==> flow/design.v <==
module flipflop_jk(
    input clockpulse,
    input preset,
    input clear,
    input jack,
    input kilby,
    output reg signal_q,
    output reg signal_q_
);
always @(posedge clockpulse, posedge preset, posedge clear) begin
    if (clear) begin
        signal_q <= 1'b0;
        signal_q_ <= 1'b1;
    end
    else if (preset) begin
        signal_q <= 1'b1;
        signal_q_ <= 1'b0;
    end
    else begin
        if (~jack & kilby) begin
            signal_q <= 1'b0;
            signal_q_ <= 1'b1;
        end
        else if (jack & ~kilby) begin
            signal_q <= 1'b1;
            signal_q_ <= 1'b0;
        end
        else if (jack & kilby) begin
            signal_q <= ~signal_q;
            signal_q_ <= ~signal_q_;
        end
    end
end
endmodule
module shiftregister_left4(
    input clockpulse,
    input clear,
    input serial_input,
    input preset_enable,
    input [3:0] preset,
    output wire [3:0] signal_q,
    output wire [3:0] signal_q_
);
flipflop_jk bit3(
    .clockpulse(clockpulse),
    .preset(preset[3] & preset_enable),
    .clear(clear),
    .jack(signal_q[2]),
    .kilby(signal_q_[2]),
    .signal_q(signal_q[3]),
    .signal_q_(signal_q_[3])
);
flipflop_jk bit2(
    .clockpulse(clockpulse),
    .preset(preset[2] & preset_enable),
    .clear(clear),
    .jack(signal_q[1]),
    .kilby(signal_q_[1]),
    .signal_q(signal_q[2]),
    .signal_q_(signal_q_[2])
);
flipflop_jk bit1(
    .clockpulse(clockpulse),
    .preset(preset[1] & preset_enable),
    .clear(clear),
    .jack(signal_q[0]),
    .kilby(signal_q_[0]),
    .signal_q(signal_q[1]),
    .signal_q_(signal_q_[1])
);
flipflop_jk bit0(
    .clockpulse(clockpulse),
    .preset(preset[0] & preset_enable),
    .clear(clear),
    .jack(serial_input),
    .kilby(~serial_input),
    .signal_q(signal_q[0]),
    .signal_q_(signal_q_[0])
);
endmodule
Tool chain data of shiftregister_left4. Tool output for the design above, in the order of the flow. Lines are those of the file above, counted from 1. Operators: Yosys type, input widths -> output width; for muxes data width and select width s. Cell names lack the library's common part. Not given: --

Top: shiftregister_left4. Clock: clockpulse. Standard-cell library: sky130hd. Timing corner: tt_025C_1v80.

After elaboration. Yosys after proc, flatten, opt, wreduce and memory -nomap, before mapping. Memory bits, and registers merged into a memory's read port (data or address), are not among the register bits. Print and check cells are not counted. Equal cells are merged and count once.

For bits in registers the number is 8. Under input bits stands 8. Under output and inout bits stands 8. The figure for word-level cells is 61.

For mux-type cells the number is 29. For bitwise gates (word level) the number is 21. The figure for reduce/logical cells is 3.

Operator list (number): $mux 1 (29); $and 1x1->1 (13); $reduce_bool 3->1 (3); $not 1->1 (8).

Longest topological paths. Yosys ltp: most cells in a row. Word level: on the elaborated netlist, between registers, memories and ports. Mapped: between sequential cells and ports; inverters and the memories' decode and read muxes count.

Depth after elaboration: 4. The figure for ABC_AREA is 0. The figure for gate-level depth with buffers is 2. The figure for mapped depth without buffers is 2.

Netlist. The flow's flattened synthesis, as Yosys stat reports it; memories are mapped. The netlist is that of the ABC_AREA named above (0 if unset); the other value can give another one.

Standard cells after synthesis: 35. Under synthesis area stands 416.6 um^2. The entry for area of sequential cells reads 260.2 um^2. The figure for flip-flop cells is 8. For buffers the number is 8.

Cell types: dfbbp_1 (number 8, area in all 260.25 um^2); buf_4 (number 8, area in all 60.058 um^2); mux2i_1 (number 2, area in all 20.019 um^2); a21oi_1 (number 3, area in all 15.014 um^2); inv_1 (number 4, area in all 15.014 um^2); nand2_1 (number 4, area in all 15.014 um^2); nor2_1 (number 3, area in all 11.261 um^2); nor2b_2 (number 1, area in all 8.758 um^2); nand2b_1 (number 1, area in all 6.256 um^2); o21ai_1 (number 1, area in all 5.005 um^2).

By module: a second synthesis without flattening, with its own total; a netlist apart from the flattened one above.

The figure for cells (unflattened synthesis) is 37. For area total of the unflattened synthesis the number is 409.1 um^2.

Rows give one instance, submodules left out.

By module: flipflop_jk (instances 4, cells 8, area 95.1 um^2, seq. area 65.1 um^2); shiftregister_left4 (instances 1, cells 5, area 28.8 um^2, seq. area 0.0 um^2).

Path before layout. OpenSTA on the mapped netlist: ideal clock, no wires. The path of least setup slack (recovery checks aside). Input and output delay are each 20% of the period. Register names are those of the netlist, which keeps one name where synthesis merged equal registers.

Path kind: register -> register. Start: register bit2.signal_q. End: register bit2.signal_q. The entry for clock period reads 0.792 ns. Under library setup time stands 0.183 ns. Under time at the first pin stands 0.000 ns. Arrival: 0.663 ns. For required time the number is 0.609 ns. Under setup slack stands -0.054 ns. Delay of the path: 0.846 ns. The entry for driving pins on the path reads 3. Under buffers on the path stands 0. The figure for synthesis period reached is 0.846 ns.

"delay of the path" = arrival - input delay + setup time. "driving pins on the path": output pins that drive a net of the path, with the launching flip-flop's if there is one; two outputs of one cell count as two. "synthesis period reached" = period - worst setup slack (recovery checks aside). The figure is calculated, with input and output delays left at 20% of the set period. The rows between start and end are the longest chain of elaborated cells between them; the timing report does not say that the signal goes this way. Where chains are equally long, one stands for them. A line is the first line of the expression or statement that the cell stems from. Yosys adds cells for indexed reads and writes and turns some case tables into memories. At most two assigning lines are given for a register; there are more.

Cells stage by stage: dfbbp_1 -> nand2b_1 -> o21ai_1. The figure for length of the longest elaborated chain is 4. Elaborated cells between the ends (all ways): 4. Those cells by class: 3 x mux; 1 x logic.

RTL lines, path post-synthesis: start, declared (line 7) `output reg signal_q,`; start, assigned (line 12) `signal_q <= 1'b0;`; start, assigned (line 29) `signal_q <= ~signal_q;`; $not 1->1 (line 29); $mux 1 (line 28) `else if (jack & kilby) begin`; $mux 1 (line 24) `else if (jack & ~kilby) begin`; $mux 1 (line 20) `if (~jack & kilby) begin`; end, assigned (line 21) `signal_q <= 1'b0;`; end, assigned (line 29); end, declared (line 7).

Worst path after layout. From the final timing report of run 2: the path of least setup slack in the routed layout; clock arrival at registers is part of the times.

Path kind: register -> output. Start: register bit2.signal_q. End: output signal_q[2]. The entry for clock period reads 0.848 ns. The figure for external output delay is 0.17 ns. Under time at the first pin stands 0.26 ns. Arrival: 0.91 ns. For required time the number is 0.68 ns. Under setup slack stands -0.23 ns. The entry for driving pins on the path reads 2. Under buffers on the path stands 1.

At most two assigning lines are given for a register; there are more.

Cells stage by stage: dfbbp_1 -> buf_2. The figure for length of the longest elaborated chain is 0. Elaborated cells between the ends (all ways): 0. For RTL lines with such cells the number is 0.

RTL lines, path post-layout: start, declared (line 7) `output reg signal_q,`; start, assigned (line 12) `signal_q <= 1'b0;`; start, assigned (line 29) `signal_q <= ~signal_q;`; end, declared (line 41) `output wire [3:0] signal_q,`.

Top module shiftregister_left4; platform sky130hd; tools Yosys and OpenROAD; 2 stored runs in no particular order. Input and output delays are each 20% of the period that was set; the output load is 0.01 pF. "period reached" is the run's clock period less its worst setup slack. It is reckoned from that one timing run; input and output delays stay at 20% of the period that was set. "worst path time" means the part of the period allowed to the worst setup path (the constraints hold back 20% at inputs and 20% at outputs) less its slack; where the path has registers, the arrival times of their clocks count too.

Run 1 has these settings: period_ns 0.64; CORE_UTILIZATION 63; SETUP_SLACK_MARGIN 0.16; PLACE_DENSITY 0.76; CORE_MARGIN 2; TNS_END_PERCENT 90; GPL_ROUTABILITY_DRIVEN 0; SLEW_MARGIN 0; CAP_MARGIN 20. Outcome: incomplete, floorplanning halted on PDN-0185.

Run 2 has these settings: period_ns 0.848; CORE_UTILIZATION 24; CAP_MARGIN 20; CORE_MARGIN 2; SLEW_MARGIN 20. The Yosys chip area after synthesis comes to 416.6 um^2. For the full die area the run shows 2085.3 um^2. The area of the standard cells in the finished layout stands at 605.6 um^2. The measured post-route utilization is 36.3%. The worst setup slack after layout is -0.235 ns. The period reached stands at 1.083 ns. The measured worst path time is 0.91 ns. Kind of the worst setup path: register -> output.
